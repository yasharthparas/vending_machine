==> flow/design.v <==
module vending_machine(
  input clk,
  input rst,
  input [2:0]in,  
  output reg out,
  output reg[2:0] change
);
  parameter s0 = 3'b000;
  parameter s1 = 3'b001;
  parameter s2 = 3'b010;
  parameter s3 = 3'b011;
  parameter s4 = 3'b100;
	reg[2:0] c_state,n_state;
	always@ (posedge clk)
	begin
        if(rst == 1)
            begin
                c_state <= 0;
                change <= 3'b000;
                out<=0;
            end
        else
            c_state <= n_state;
        case(c_state)
            s0:begin 
                case(in)
                0:begin
                    out<=0;   
                    change<='b000;   
                end
                1:begin
                    out<=0;   
                    change<='b000;   
                end
                2:begin
                    out<=0;   
                    change<='b000;   
                end
                3:begin
                    out<=0;   
                    change<='b000;   
                end
                4:begin
                    out<=0;   
                    change<='b000;   
                end
            endcase
        end
        s1:begin 
            case(in)
                0:begin
                    out<=0;   
                    change<='b001;   
                end
                1:begin
                    out<=0;   
                    change<='b000;   
                end
                2:begin
                    out<=0;   
                    change<='b000;   
                end
                3:begin
                    out<=0;   
                    change<='b000;   
                end
                4:begin
                    out<=1;   
                    change<='b000;   
                end
            endcase
        end
        s2:begin 
            case(in)
                0:begin
                    out=0;   
                    change='b010;   
                end
                1:begin
                    out=0;   
                    change='b000;   
                end
                2:begin
                    out=0;   
                    change='b000;   
                end
                3:begin
                    out=1;   
                    change='b000;  
                end
                4:begin
                    out=1;   
                    change='b001;   
                end
            endcase
        end
        s3:begin 
            case(in)
                0:begin
                    out=0;   
                    change='b011;   
                end
                1:begin
                    out=0;   
                    change='b000;   
                end
                2:begin
                    out=1;   
                    change='b000;   
                end
                3:begin
                    out=1;  
                    change='b001;  
                end
                4:begin
                    out=1;   
                    change='b010;   
                end
            endcase
        end
        s4:begin 
            case(in)
                0:begin
                    out=0;   
                    change='b100;   
                end
                1:begin
                    out=1;   
                    change='b000;   
                end
                2:begin
                    out=1;   
                    change='b001;   
                end
                3:begin
                    out=1;   
                    change='b010;   
                end
                4:begin
                    out=1;   
                    change='b011;   
                end
            endcase
        end
            default:c_state<=s0;
    endcase
    end
    always @(in or c_state) begin
        n_state=0;
        case(c_state)
            s0:begin
                case(in)
                    0:n_state=s0;
                    1:n_state=s1;
                    2:n_state=s2;
                    3:n_state=s3;
                    4:n_state=s4;
                    default:n_state=s0;
                endcase
            end
            s1:begin
                case(in)
                    0:n_state=s1;
                    1:n_state=s2;
                    2:n_state=s3;
                    3:n_state=s4;
                    4:n_state=s0;
                    default:n_state=s1;
                endcase
            end
            s2:begin
                case(in)
                    0:n_state=s2;
                    1:n_state=s3;
                    2:n_state=s4;
                    3:n_state=s0;
                    4:n_state=s0;
                    default:n_state=s2;
                endcase
            end
            s3:begin
                case(in)
                    0:n_state=s3;
                    1:n_state=s4;
                    2:n_state=s0;
                    3:n_state=s0;
                    4:n_state=s0;
                    default:n_state=s3;
                endcase
            end
            s4:begin
                n_state=s0;
            end
            default:n_state=s0;
        endcase
    end
endmodule
From RTL to reports: vending_machine --
Tool output for the design above, in the order of the flow. Line numbers count from 1 in the design file above. Cell names lack the library's common part. The mark n/a stands for no value.
Design: top vending_machine, clock port clk, standard-cell library sky130hd, library corner tt_025C_1v80

After elaboration --
Source: Yosys, flattened and elaborated, memories not mapped. Widths are those after wreduce. Registers that Yosys merges into a memory's read port (data or address) are not register bits. Print and check cells do not count.
Bit counts: latch bits 0, clocked read ports x word width 0, input port bits 5, word-level cells 54, memory cells 0, memory bits (writable) 0, bits in registers 7, output and inout bits 4, bits in read-only memories 0
Operators by class: shifts and indexed selects 0, multipliers 0, $add $sub $neg 0, mux-type cells 17, reductions and logical operators 16, bitwise operators 1, divide/modulo/power cells 0, equal/unequal tests 17, $lt $le $gt $ge 0
Operators with widths (number):
- parallel mux 3 bit (select 4 bit) | 4
- parallel mux 3 bit (select 5 bit) | 2
- parallel mux 3 bit (select 3 bit) | 2
- inequality test 3 bit with constant B | 5
- == test 3 x 2 -> 1 bit with constant B | 4
- AND reduction 6 bit | 2
- parallel mux 3 bit (select 2 bit) | 2
- OR reduction 5 bit | 2
- OR reduction 3 bit | 3
- OR reduction 2 bit | 4
- OR reduction 4 bit | 2
- parallel mux 1 bit (select 2 bit) | 4
- == test 3 x 1 -> 1 bit with constant B | 2
- == test 3 bit with constant B | 2
- logical NOT 3 bit | 2
- inequality test 6 bit with constant B | 1
- inequality test 5 bit with constant B | 1
- nonzero test 5 bit | 1
- parallel mux 1 bit (select 5 bit) | 1
- inequality test 4 bit with constant B | 1
- two-way mux 3 bit | 1
- inequality test 2 bit with constant B | 1
- NOT 1 bit | 1
- two-way mux 1 bit | 1

Logic depth --
Depth = most cells in a row (Yosys ltp): at word level without a register or memory, in the mapped netlist without a sequential cell, where the memories' decode and read muxes count.
Depth: depth in word-level cells 4, ABC_AREA 1, mapped depth 8

Synthesis result --
The flow's flattened synthesis, as Yosys stat reports it; memories are mapped. The netlist is that of the ABC_AREA named above (0 if unset); the other value can give another one. The area totals of this step are shown rounded.
Mapped netlist: mapped flip-flops 7, sequential part of the area 180 um2, chip area (Yosys) 529 um2, cells in the netlist 79, buffers 0
Cell types:
- edfxtp_1 | number 4, area in all 120.115 um2
- nand2_1 | number 18, area in all 67.565 um2
- dfxtp_1 | number 3, area in all 60.058 um2
- nor2_1 | number 12, area in all 45.043 um2
- nand3_1 | number 8, area in all 40.038 um2
- inv_1 | number 10, area in all 37.536 um2
- nand3_2 | number 3, area in all 30.029 um2
- a21oi_1 | number 5, area in all 25.024 um2
- nand2_2 | number 4, area in all 25.024 um2
- o21ai_0 | number 3, area in all 15.014 um2
- inv_2 | number 3, area in all 11.261 um2
- nand2_4 | number 1, area in all 11.261 um2
- nor2_4 | number 1, area in all 11.261 um2
- nor3_2 | number 1, area in all 10.01 um2
- o211ai_1 | number 1, area in all 7.507 um2
- nand4_1 | number 1, area in all 6.256 um2
- nor2_2 | number 1, area in all 6.256 um2

Path before layout --
Source: OpenSTA report_checks on the synthesized netlist (no wires, ideal clock, input and output delay 20% of the period each), path of least setup slack; recovery checks are left aside. Register names are those of the netlist, which keeps one name where synthesis merged equal registers.
Path after synthesis: path type input port to flip-flop, from in in[1], to reg change[0], data arrival time 820 ps, launch time at the first pin 332 ps, delay of the path 816 ps, path buffers 0, clock period 1660 ps, slack 513 ps, driving pins on the path 3, library setup time 328 ps, data required time 1332 ps, synthesis period reached 1147 ps
"delay of the path" is the arrival time less input delay plus setup time. "driving pins on the path": output pins that drive a net of the path, with the launching flip-flop's if there is one; two outputs of one cell count as two. "synthesis period reached" is the clock period less the worst setup slack; recovery checks do not enter. This is arithmetic on one report: input and output delays are still those of the set period (20% each). Between the ends stands the longest chain of elaborated cells between them, by number of cells; it is not shown to be the way that was timed. Of several equally long chains one is given. Each line given opens the expression or statement behind the cell; cells for indexed reads and writes are added by Yosys, which also makes memories of some case tables. At most two assigning lines are given for a register; there are more. The path ends at the enable pin of a flip-flop; only ways to that pin are counted.
Between the ends, after synthesis: cells stage by stage nor2_1 -> nand2_2 -> a21oi_1, length of the longest elaborated chain 4, elaborated cells between the ends (all ways) 15, those cells by class eq/ne (9); reduce/logical (6)
RTL lines, path after synthesis:
- from (decl) | RTL line 4 | input [2:0]in,
- == test 3 x 2 -> 1 bit | RTL line 26 | case(in)
- OR reduction 3 bit
- inequality test 4 bit
- AND reduction 6 bit
- to (assign) | RTL line 19 | change <= 3'b000;
- to (assign) | RTL line 29 | change<='b000;
- to (decl) | RTL line 6 | output reg[2:0] change

Timing after layout --
From the final timing report of run 1: the path of least setup slack in the routed layout; clock arrival at registers is part of the times. The path's times are printed in steps of 10 ps; the period is the one set.
Path after layout: path type input port to flip-flop, from in in[0], to reg change[1], path buffers 2, clock period 1200 ps, library setup time 300 ps, launch time at the first pin 240 ps, data required time 1150 ps, slack 50 ps, driving pins on the path 5, data arrival time 1100 ps
Between the ends stands the longest chain of elaborated cells between them, by number of cells; it is not shown to be the way that was timed. Of several equally long chains one is given. At most two assigning lines are given for a register; there are more. The path ends at the enable pin of a flip-flop; only ways to that pin are counted.
Between the ends, after layout: cells stage by stage dlygate4sd2_1 -> nor2_2 -> nand2_2 -> buf_4 -> a21oi_4, length of the longest elaborated chain 4, elaborated cells between the ends (all ways) 15, those cells by class eq/ne (9); reduce/logical (6)
RTL lines, path after layout:
- from (decl) | RTL line 4 | input [2:0]in,
- == test 3 x 2 -> 1 bit | RTL line 26 | case(in)
- OR reduction 3 bit
- inequality test 4 bit
- AND reduction 6 bit
- to (assign) | RTL line 19 | change <= 3'b000;
- to (assign) | RTL line 29 | change<='b000;
- to (decl) | RTL line 6 | output reg[2:0] change

Hand-over note for vending_machine

Design vending_machine on sky130hd. What follows are 2 stored runs of the flow, each under its own settings; their order means nothing. The constraints put input and output delay at 20% of the set period each and load the outputs with 0.01 pF.
"reached clock period" is the run's clock period less its worst setup slack. It is reckoned from that one timing run; input and output delays stay at 20% of the period that was set.
"critical path time" is the time allowed to the run's worst setup path (the clock period less input and output delay, where it has them) less its slack. Clock arrival times count: a late capture clock shortens it, a late launch clock lengthens it.
"total power after layout" rests on the timing tool's default activity at the inputs, not on a simulated workload.
"critical path time" is known to 10 ps.
Results are given in rounded form.

* Run 1 | settings: period_ns 1.2; CORE_UTILIZATION 30; PLACE_DENSITY 0.55; CORE_MARGIN 10; ABC_AREA 1; GPL_ROUTABILITY_DRIVEN 1; CTS_CLUSTER_SIZE 84; SLEW_MARGIN 30; CAP_MARGIN 20 | results: synthesized cell area 529 um2; full die area 3840 um2; standard-cell area after routing 774 um2; post-route utilization 45.3%; worst setup slack after layout 49 ps; total negative setup slack 0 ps; worst-case hold slack 444 ps; total power after layout 0.0007 W; reached clock period 1151 ps; critical path time 910 ps; worst setup path type input port to flip-flop
* Run 2 | settings: period_ns 1.73; CORE_UTILIZATION 64; PLACE_DENSITY_LB_ADDON 0.3; CORE_ASPECT_RATIO 0.84; CELL_PAD_IN_SITES_GLOBAL_PLACEMENT 0; TNS_END_PERCENT 45; CTS_CLUSTER_DIAMETER 30; CAP_MARGIN 5; MIN_ROUTING_LAYER met2; CORE_MARGIN 2; SLEW_MARGIN 20 | stopped before the end: floorplanning reported PDN-0185

End of note.
